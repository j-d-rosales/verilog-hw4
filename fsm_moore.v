==> flow/design.v <==
`timescale 1ns/1ps
module fsm_moore(input clk, input rst_n, input [3:0] x, output reg z);
  localparam S0=2'b00,S1=2'b01,S2=2'b10,SACC=2'b11;
  reg [1:0] state,next;
  reg [3:0] A,B;
  wire [3:0] sum4 = A + B;
  wire [3:0] diff4 = A - B;
  wire m = (x==sum4) | (x==diff4);
  always @(posedge clk or negedge rst_n) begin
    if(!rst_n) begin
      state<=S0; A<=4'd0; B<=4'd0;
    end else begin
      state<=next;
      if(state==S0 || state==SACC) A<=x;
      if(state==S1) B<=x;
    end
  end
  always @* begin
    next=state;
    case(state)
      S0:   next=S1;
      S1:   next=S2;
      S2:   next = m ? SACC : S0;
      SACC: next=S1;
      default: next=S0;
    endcase
  end
  always @* z = (state==SACC);
endmodule
module fsm_mealy(input clk, input rst_n, input [3:0] x, output z);
  localparam S0=2'b00,S1=2'b01,S2=2'b10;
  reg [1:0] state,next;
  reg [3:0] A,B;
  wire [3:0] sum4 = A + B;
  wire [3:0] diff4 = A - B;
  assign z = (state==S2) & ((x==sum4) | (x==diff4));
  always @(posedge clk or negedge rst_n) begin
    if(!rst_n) begin
      state<=S0; A<=4'd0; B<=4'd0;
    end else begin
      state<=next;
      if(state==S0) A<=x;
      if(state==S1) B<=x;
    end
  end
  always @* begin
    next=state;
    case(state)
      S0: next=S1;
      S1: next=S2;
      S2: next=S0;
      default: next=S0;
    endcase
  end
endmodule
Tool chain data of fsm_mealy
Tool output for the design above, in the order of the flow.
Lines are those of the file above, counted from 1.
Cell names lack the library's common part.
A cell with - has no value.
- top: fsm_mealy
- clock port: clk
- cell library: sky130hd
- library corner: tt_025C_1v80

After elaboration
Yosys after proc, flatten, opt, wreduce and memory -nomap, before mapping. Enables and synchronous resets that opt folds into registers are not counted as muxes. Memory bits, and registers merged into a memory's read port (data or address), are not among the register bits. Print and check cells are not counted. Equal cells are merged and count once.
- flip-flop bits (word level) at 10
- input bits: 6
- output and inout port bits at 1
- noted elaborated cells: 13
- noted $add $sub $neg: 2
- noted equality and inequality tests: 4
- noted multiplexer cells: 1
- bitwise gates (word level): 2
- reduce/logical cells: 1
- operators by type and width (cell ; number):
    == test 4 bit ; 2
    adder 4 bit ; 1
    subtractor 4 bit ; 1
    parallel mux 2 bit (select 2 bit) ; 1
    == test 2 x 1 -> 1 bit with constant B ; 1
    == test 2 bit with constant B ; 1
    logical NOT 2 bit ; 1
    bitwise AND 1 bit ; 1
    OR 1 bit ; 1

Logic depth
Yosys ltp: most cells in a row. Word level: on the elaborated netlist, between registers, memories and ports. Mapped: between sequential cells and ports; inverters and the memories' decode and read muxes count.
- word-level depth at 4
- ABC_AREA: 1
- noted gate-level depth with buffers: 11
- noted gate-level depth less buffers: 11

Mapped cells and area
The flow's flattened synthesis, as Yosys stat reports it; memories are mapped. The netlist is that of the ABC_AREA named above (0 if unset); the other value can give another one.
- cell types (type ; number ; area in all (um^2)):
    dfrtp_1 ; 10 ; 250.24
    nand2_1 ; 35 ; 131.376
    ha_1 ; 6 ; 75.072
    inv_1 ; 18 ; 67.565
    fa_1 ; 2 ; 40.038
    nand3_1 ; 8 ; 40.038
    nor2_1 ; 10 ; 37.536
    o21ai_0 ; 6 ; 30.029
    dfstp_2 ; 1 ; 26.275
    mux2_2 ; 1 ; 11.261
    a21oi_2 ; 1 ; 8.758
    xnor2_1 ; 1 ; 8.758
    or2_1 ; 1 ; 6.256
    a21oi_1 ; 1 ; 5.005
- cells in the netlist at 101
- synthesis area at 738.2 um^2
- noted area of sequential cells: 276.5 um^2
- noted flip-flops: 11

Path before layout
Path of least setup slack by OpenSTA after synthesis, without wires, with an ideal clock, recovery checks aside; 20% of the period is set as input and as output delay. Where synthesis merged equal registers, the netlist keeps one of their names.
- kind: flip-flop to output port
- start point: register A[0]
- end point: output port z
- noted period: 2640 ps
- noted output delay: 528 ps
- data arrival time at 1599 ps
- required time: 2112 ps
- noted setup slack: 513 ps
- delay of the path: 1599 ps
- stages on the path at 10
- synthesis period reached: 2127 ps
"delay of the path" = arrival - input delay + setup time.
At an output port there is no setup time.
"stages on the path" counts driving pins, that of a launching flip-flop among them; a cell with two outputs on the path counts twice.
"synthesis period reached" = period - worst setup slack (recovery checks aside). The figure is calculated, with input and output delays left at 20% of the set period.
Between the ends stands the longest chain of elaborated cells between them, by number of cells; it is not shown to be the way that was timed. Of several equally long chains one is given.
A line is the first line of the expression or statement that the cell stems from. Yosys adds cells for indexed reads and writes and turns some case tables into memories.
- cell sequence: dfrtp_1 -> inv_1 -> ha_1 -> fa_1 -> nor2_1 -> nor2_1 -> nand2_1 -> nor2_1 -> nand3_1 -> a21oi_2
- length of the longest elaborated chain at 4
- elaborated cells between the ends (all ways) at 6
- RTL lines with such cells at 3
- those cells by class: add/sub: 2; eq/ne: 2; logic: 2
- ends and longest elaborated chain, post-synthesis (element ; line ; text):
    from (decl) ; 33 ; reg [3:0] A,B;
    from (assign) ; 39 ; state<=S0; A<=4'd0; B<=4'd0;
    from (assign) ; 42 ; if(state==S0) A<=x;
    adder 4 bit ; 34 ; wire [3:0] sum4 = A + B;
    == test 4 bit ; 36 ; assign z = (state==S2) & ((x==sum4) | (x==diff4));
    OR 1 bit ; 36 ;
    bitwise AND 1 bit ; 36 ;
    to (decl) ; 30 ; module fsm_mealy(input clk, input rst_n, input [3:0] x, output z);

Worst path after layout
Path of least setup slack in the final report of run 1 (OpenROAD, finished layout, wires in). Where an end is a register, its clock arrival counts in the times.
The report prints the path's times to 10 ps; the period is as set.
- kind: flip-flop to output port
- start point: register B[0]
- end point: output port z
- noted period: 2270 ps
- noted output delay: 450 ps
- data arrival time at 2050 ps
- required time: 1820 ps
- noted setup slack: -240 ps
- stages on the path at 10
Between the ends stands the longest chain of elaborated cells between them, by number of cells; it is not shown to be the way that was timed. Of several equally long chains one is given.
- cell sequence: dfrtp_1 -> ha_4 -> fa_2 -> nor2_1 -> nor2_1 -> nand2_1 -> nor2_1 -> nand3_1 -> a21oi_2 -> buf_2
- length of the longest elaborated chain at 4
- elaborated cells between the ends (all ways) at 6
- RTL lines with such cells at 3
- those cells by class: add/sub: 2; eq/ne: 2; logic: 2
- ends and longest elaborated chain, post-layout (element ; line ; text):
    from (decl) ; 33 ; reg [3:0] A,B;
    from (assign) ; 39 ; state<=S0; A<=4'd0; B<=4'd0;
    from (assign) ; 43 ; if(state==S1) B<=x;
    adder 4 bit ; 34 ; wire [3:0] sum4 = A + B;
    == test 4 bit ; 36 ; assign z = (state==S2) & ((x==sum4) | (x==diff4));
    OR 1 bit ; 36 ;
    bitwise AND 1 bit ; 36 ;
    to (decl) ; 30 ; module fsm_mealy(input clk, input rst_n, input [3:0] x, output z);

Wiki page: fsm_mealy / flow data

Measured results for fsm_mealy: 2 stored runs of the Yosys and OpenROAD flow on sky130hd. The settings differ; the order carries no meaning. The constraints put input and output delay at 20% of the set period each and load the outputs with 0.01 pF.
"clock period reached" means the clock period less the worst setup slack. The figure is calculated, with input and output delays left at 20% of the set period.
By "worst path time" is meant the share of the clock period that the worst setup path is allowed (20% is reserved at inputs, 20% at outputs), minus its slack. Clock arrival times at its registers enter into it.
"power" is the tool's figure for a default switching activity; nothing was simulated.
"worst path time" is given in steps of 10 ps.

Run 1
Settings were period_ns = 2.27; CORE_UTILIZATION = 22; SETUP_SLACK_MARGIN = -0.19; PLACE_DENSITY = 0.82; CORE_MARGIN = 6; CELL_PAD_IN_SITES_GLOBAL_PLACEMENT = 1; TNS_END_PERCENT = 50; ABC_AREA = 1; GPL_ROUTABILITY_DRIVEN = 1; CTS_CLUSTER_SIZE = 30; MIN_ROUTING_LAYER = met2; CAP_MARGIN = 20; SLEW_MARGIN = 20
- cell area after synthesis at 738.2 um^2
- noted the die outline area: 4,889.5 um^2
- noted the post-layout utilization: 0.31
- setup slack of the worst path at -237 ps
- summed negative setup slack: -237 ps
- noted the power: 354.9 µW
- noted the clock period reached: 2,507 ps
- worst path time at 2,050 ps
- kind of the worst setup path: flip-flop to output port

Run 2
Settings were period_ns = 2.12; CORE_UTILIZATION = 26; PLACE_DENSITY_LB_ADDON = 0.24; HOLD_SLACK_MARGIN = 0.19; CELL_PAD_IN_SITES_GLOBAL_PLACEMENT = 0; GPL_ROUTABILITY_DRIVEN = 0; CTS_CLUSTER_SIZE = 40; CTS_CLUSTER_DIAMETER = 332; SLEW_MARGIN = 40; CAP_MARGIN = 20; CORE_MARGIN = 2
- cell area after synthesis at 630.6 um^2
- noted the die outline area: 2,835.6 um^2
- noted the post-layout utilization: 0.377
- setup slack of the worst path at -242 ps
- summed negative setup slack: -242 ps
- noted the power: 383.4 µW
- noted the clock period reached: 2,362 ps
- worst path time at 1,940 ps
- kind of the worst setup path: flip-flop to output port
